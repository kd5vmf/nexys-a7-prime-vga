==> flow/design.v <==
`timescale 1ns/1ps
module top_hello_vga (
    input  wire        CLK100MHZ,
    input  wire        CPU_RESETN,     
    output wire        VGA_HS,
    output wire        VGA_VS,
    output wire [3:0]  VGA_R,
    output wire [3:0]  VGA_G,
    output wire [3:0]  VGA_B
);
    reg [1:0] div4 = 2'd0;
    always @(posedge CLK100MHZ) div4 <= div4 + 2'd1;
    wire pix_ce = (div4 == 2'd0);
    localparam H_VISIBLE = 640, H_FP = 16, H_SYNC = 96, H_BP = 48, H_TOTAL = 800;
    localparam V_VISIBLE = 480, V_FP = 10, V_SYNC = 2,  V_BP = 33, V_TOTAL = 525;
    reg [9:0] hcnt = 10'd0;
    reg [9:0] vcnt = 10'd0;
    always @(posedge CLK100MHZ) if (pix_ce) begin
        if (hcnt == H_TOTAL-1) begin
            hcnt <= 10'd0;
            vcnt <= (vcnt == V_TOTAL-1) ? 10'd0 : vcnt + 10'd1;
        end else begin
            hcnt <= hcnt + 10'd1;
        end
    end
    wire h_active = (hcnt < H_VISIBLE);
    wire v_active = (vcnt < V_VISIBLE);
    wire active   = h_active & v_active;
    assign VGA_HS = ~((hcnt >= H_VISIBLE + H_FP) && (hcnt < H_VISIBLE + H_FP + H_SYNC));
    assign VGA_VS = ~((vcnt >= V_VISIBLE + V_FP) && (vcnt < V_VISIBLE + V_FP + V_SYNC));
    localparam integer STR_LEN = 12;
    wire [7:0] text [0:STR_LEN-1];
    assign text[ 0] = "H";
    assign text[ 1] = "E";
    assign text[ 2] = "L";
    assign text[ 3] = "L";
    assign text[ 4] = "O";
    assign text[ 5] = " ";
    assign text[ 6] = "W";
    assign text[ 7] = "O";
    assign text[ 8] = "R";
    assign text[ 9] = "L";
    assign text[10] = "D";
    assign text[11] = "!";
    localparam integer STR_W = STR_LEN * 8;
    localparam integer STR_H = 16;
    localparam integer X0 = (H_VISIBLE - STR_W) / 2;
    localparam integer Y0 = (V_VISIBLE - STR_H) / 2;
    wire in_box = active &&
                  (hcnt >= X0) && (hcnt < X0 + STR_W) &&
                  (vcnt >= Y0) && (vcnt < Y0 + STR_H);
    wire [9:0] x_rel = hcnt - X0;
    wire [9:0] y_rel = vcnt - Y0;
    wire [3:0] col_in_char  = x_rel[2:0];      
    wire [2:0] row_in_char8 = y_rel[3:1];      
    wire [7:0] curr_char    = text[x_rel / 8];
    wire [7:0] glyph_row_bits;
    function [7:0] font8;
        input [7:0] ch;
        input [2:0] row;
        begin
            font8 = 8'h00;
            if (ch=="H") case(row)
                3'd0: font8=8'h00; 3'd1: font8=8'h66; 3'd2: font8=8'h66; 3'd3: font8=8'h7E;
                3'd4: font8=8'h66; 3'd5: font8=8'h66; 3'd6: font8=8'h66; 3'd7: font8=8'h00;
            endcase
            else if (ch=="E") case(row)
                3'd0: font8=8'h7E; 3'd1: font8=8'h60; 3'd2: font8=8'h60; 3'd3: font8=8'h7C;
                3'd4: font8=8'h60; 3'd5: font8=8'h60; 3'd6: font8=8'h7E; 3'd7: font8=8'h00;
            endcase
            else if (ch=="L") case(row)
                3'd0: font8=8'h60; 3'd1: font8=8'h60; 3'd2: font8=8'h60; 3'd3: font8=8'h60;
                3'd4: font8=8'h60; 3'd5: font8=8'h60; 3'd6: font8=8'h7E; 3'd7: font8=8'h00;
            endcase
            else if (ch=="O") case(row)
                3'd0: font8=8'h3C; 3'd1: font8=8'h66; 3'd2: font8=8'h66; 3'd3: font8=8'h66;
                3'd4: font8=8'h66; 3'd5: font8=8'h66; 3'd6: font8=8'h3C; 3'd7: font8=8'h00;
            endcase
            else if (ch=="W") case(row)
                3'd0: font8=8'h63; 3'd1: font8=8'h63; 3'd2: font8=8'h6B; 3'd3: font8=8'h6B;
                3'd4: font8=8'h7F; 3'd5: font8=8'h7F; 3'd6: font8=8'h36; 3'd7: font8=8'h00;
            endcase
            else if (ch=="R") case(row)
                3'd0: font8=8'h7C; 3'd1: font8=8'h66; 3'd2: font8=8'h66; 3'd3: font8=8'h7C;
                3'd4: font8=8'h6C; 3'd5: font8=8'h66; 3'd6: font8=8'h66; 3'd7: font8=8'h00;
            endcase
            else if (ch=="D") case(row)
                3'd0: font8=8'h7C; 3'd1: font8=8'h66; 3'd2: font8=8'h66; 3'd3: font8=8'h66;
                3'd4: font8=8'h66; 3'd5: font8=8'h66; 3'd6: font8=8'h7C; 3'd7: font8=8'h00;
            endcase
            else if (ch=="!") case(row)
                3'd0: font8=8'h18; 3'd1: font8=8'h18; 3'd2: font8=8'h18; 3'd3: font8=8'h18;
                3'd4: font8=8'h18; 3'd5: font8=8'h00; 3'd6: font8=8'h18; 3'd7: font8=8'h00;
            endcase
            else if (ch==" ") font8 = 8'h00;
        end
    endfunction
    assign glyph_row_bits = font8(curr_char, row_in_char8[2:0]);
    wire bit_on = glyph_row_bits[7 - col_in_char];
    wire on = in_box && bit_on;
    assign VGA_R = on ? 4'hF : 4'h0;
    assign VGA_G = on ? 4'hF : 4'h0;
    assign VGA_B = on ? 4'hF : 4'h0;
endmodule
# ---- Reports on top_hello_vga
# The steps from the RTL of top_hello_vga to its reports follow in flow order.
# Lines are those of the file above, counted from 1.
# Operators carry their Yosys type and port widths (W data, S select, Z words).
# Library cell names are shortened.
# Not given: -
dict set report inputs {
  design {top_hello_vga}
  clock {CLK100MHZ}
  cell_library {sky130hd}
  pvt_corner {tt_025C_1v80}
}

# ---- Elaborated design
# Source: Yosys, flattened and elaborated, memories not mapped. Widths are those after wreduce. Registers that Yosys merges into a memory's read port (data or address) are not register bits. Print and check cells do not count.
# Memory sizes are those after Yosys's memory passes, which may raise the word count (mostly to a power of two), join words into wider ones and drop unused or constant bits.
dict set report op_classes {
  n_logic 3
  mul 0
  addsub 6
  shift 1
  equal 21
  div_mod_pow 0
  compare 10
  n_mux 10
  reduce_logical 12
}
# operator count
set ops {}
lappend ops {{$pmux W8 S9} 1}
lappend ops {{$mux W8} 8}
lappend ops {{$eq A8 B7 Y1 const B} 7}
lappend ops {{$lt A10 B9 Y1 const B} 3}
lappend ops {{$add A10 B1 Y10 const B} 2}
lappend ops {{$lt A10 B10 Y1 const B} 2}
lappend ops {{$eq A10 B10 Y1 const B} 2}
lappend ops {{$ge A10 B9 Y1 const B} 2}
lappend ops {{$eq A4 B3 Y1 const B} 4}
lappend ops {{$eq A4 B4 Y1 const B} 4}
lappend ops {{$ge A10 B10 Y1 const B} 1}
lappend ops {{$ge A10 B8 Y1 const B} 1}
lappend ops {{$lt A10 B8 Y1 const B} 1}
lappend ops {{$eq A4 B2 Y1 const B} 2}
lappend ops {{$shiftx A8 B4 Y1} 1}
lappend ops {{$eq A8 B6 Y1 const B} 1}
lappend ops {{$logic_and A1 B1 Y1} 7}
lappend ops {{$sub A7 B5 Y7 const B} 1}
lappend ops {{$sub A3 B3 Y4 const A} 1}
lappend ops {{$eq A4 B1 Y1 const B} 1}
lappend ops {{$sub A4 B4 Y4 const B} 1}
lappend ops {{$logic_not A4 Y1} 1}
lappend ops {{$mux W4} 1}
lappend ops {{$reduce_or A3 Y1} 1}
lappend ops {{$not A1 Y1} 2}
lappend ops {{$add A2 B1 Y2 const B} 1}
lappend ops {{$logic_not A2 Y1} 1}
lappend ops {{$reduce_and A2 Y1} 1}
# Not listed: further kinds 2, cells in them 2.
dict set report bits {
  memories 8
  clocked_rd_ports_x_width 0
  inputBits 2
  latch_bits 0
  elab_cells 74
  ff_bits 22
  ram_bits 0
  rom_bits 360
  output_inout_bits 14
}
# memory words width read_ports write_ports line_no
set memory_table {}
lappend memory_table {{(no name shown)} 8 7 1 0 79} ;# else if (ch=="W") case(row)
lappend memory_table {{(no name shown)} 8 6 1 0 63} ;# if (ch=="H") case(row)
lappend memory_table {{(no name shown)} 8 6 1 0 67} ;# else if (ch=="E") case(row)
lappend memory_table {{(no name shown)} 8 6 1 0 71} ;# else if (ch=="L") case(row)
lappend memory_table {{(no name shown)} 8 6 1 0 75} ;# else if (ch=="O") case(row)
lappend memory_table {{(no name shown)} 8 6 1 0 83} ;# else if (ch=="R") case(row)
# Further memories, not shown: 2.

# ---- Depth
# Longest topological path by Yosys (ltp), each cell counted once; first at word level (registers and memories cut), then after technology mapping (sequential cells cut; the memories' decode and read muxes count).
dict set report depth {
  depth_word 16
  abc_area 0
  depth_mapped 12
  depth_no_buf 8
}

# ---- Mapped cells and area
# The flow's flattened synthesis, as Yosys stat reports it; memories are mapped. The netlist is that of the ABC_AREA named above (0 if unset); the other value can give another one.
dict set report synth_totals {
  cells 244
  buf_cells 24
  seq_area_um2 640.6
  flip_flops 22
  mapped_area_um2 2130.8
}
# cell count
set by_type {}
lappend by_type {edfxtp_1 20}
lappend by_type {ha_1 17}
lappend by_type {xnor2_1 11}
lappend by_type {nor2_1 25}
lappend by_type {buf_4 12}
lappend by_type {nand2_1 22}
lappend by_type {nand4_1 9}
lappend by_type {inv_1 12}
lappend by_type {xor2_1 5}
lappend by_type {buf_2 8}
lappend by_type {dfxtp_1 2}
lappend by_type {mux2i_1 4}
lappend by_type {o21ai_0 8}
lappend by_type {nand2b_1 6}
lappend by_type {nor2b_1 6}
lappend by_type {nor4_1 6}
lappend by_type {nand3_1 7}
lappend by_type {a31oi_1 5}
# Other cell types: 31; their cells: 59.

# ---- Timing after synthesis
# OpenSTA on the mapped netlist: ideal clock, no wires. The path of least setup slack (recovery checks aside). Input and output delay are each 20% of the period. Register names are those of the netlist, which keeps one name where synthesis merged equal registers.
dict set report synth_timing {
  path_kind {register to output}
  from {reg hcnt[4]}
  to {out VGA_B[0]}
  stages 11
  tclk_ps 4000
  path_delay_ps 3069
  required_ps 3200
  arrival_ps 3069
  slack_ps 131
  path_buffers 4
  synth_period_reached_ps 3869
}
# "path_delay_ps" = arrival - input delay + setup time.
# A path that ends at an output port has no setup time.
# "stages": output pins that drive a net of the path, with the launching flip-flop's if there is one; two outputs of one cell count as two.
# "synth_period_reached_ps" = period - worst setup slack (recovery checks aside). The figure is calculated, with input and output delays left at 20% of the set period.
# Between the ends stands the longest chain of elaborated cells between them, by number of cells; it is not shown to be the way that was timed. Of several equally long chains one is given.
# A line is the first line of the expression or statement that the cell stems from. Yosys adds cells for indexed reads and writes and turns some case tables into memories.
dict set report synth_via {
  path_cell_list {edfxtp_1 > buf_2 > inv_1 > ha_1 > clkbuf_1 > clkbuf_1 > nor3_1 > a211oi_1 > a31oi_1 > o32ai_1 > buf_4}
  elab_chain_cells 16
}
# element line_no
set synth_lines {}
lappend synth_lines {{from (decl)} 16} ;# reg [9:0] hcnt = 10'd0;
lappend synth_lines {{from (assign)} 20} ;# hcnt <= 10'd0;
lappend synth_lines {{from (assign)} 23} ;# hcnt <= hcnt + 10'd1;
lappend synth_lines {{$sub A7 B5 Y7} 52} ;# wire [9:0] x_rel = hcnt - X0;
lappend synth_lines {{$eq A4 B4 Y1} 56} ;# wire [7:0] curr_char    = text[x_rel / 8];
lappend synth_lines {{$reduce_or A3 Y1} -}
lappend synth_lines {{$pmux W8 S9} 56}
lappend synth_lines {{$eq A8 B6 Y1} 91} ;# else if (ch=="!") case(row)
lappend synth_lines {{$mux W8} 91}
lappend synth_lines {{$mux W8} 87} ;# else if (ch=="D") case(row)
lappend synth_lines {{[2 not listed]} -}
lappend synth_lines {{$mux W8} 75} ;# else if (ch=="O") case(row)
lappend synth_lines {{$mux W8} 71} ;# else if (ch=="L") case(row)
lappend synth_lines {{$mux W8} 67} ;# else if (ch=="E") case(row)
lappend synth_lines {{$mux W8} 63} ;# if (ch=="H") case(row)
lappend synth_lines {{$shiftx A8 B4 Y1} 99} ;# wire bit_on = glyph_row_bits[7 - col_in_char];
lappend synth_lines {{$logic_and A1 B1 Y1} 100} ;# wire on = in_box && bit_on;
lappend synth_lines {{$mux W4} 103} ;# assign VGA_B = on ? 4'hF : 4'h0;
lappend synth_lines {{to (decl)} 9} ;# output wire [3:0]  VGA_B
# Nets of the timed path that keep an RTL name, with a line that drives or declares them; the list need not be complete.
# net line_no
set synth_nets {}
lappend synth_nets {on 100}

# 2 stored runs of top_hello_vga in the flow (synthesis by Yosys, layout by OpenROAD, sky130hd cells), in arbitrary order. Constraints: input delay and output delay 20% of the set period each, output load 0.01 pF.
run="run A" settings period_ns=3.97 CORE_UTILIZATION=49 CORE_ASPECT_RATIO=1.32 CORE_MARGIN=5 CELL_PAD_IN_SITES_DETAIL_PLACEMENT=2 MIN_ROUTING_LAYER="met1" MAX_ROUTING_LAYER="met5" CAP_MARGIN=20 SLEW_MARGIN=20
run="run A" outcome="no results, placement failed with DPL-0033"
run="run B" settings period_ns=6.56 CORE_UTILIZATION=60 SETUP_SLACK_MARGIN=1.9 CORE_MARGIN=9 CELL_PAD_IN_SITES_GLOBAL_PLACEMENT=2 GPL_TIMING_DRIVEN=0 SLEW_MARGIN=30 MIN_ROUTING_LAYER="met1" MAX_ROUTING_LAYER="met5" CAP_MARGIN=20
run="run B" outcome="no results, placement failed with GPL-0301"
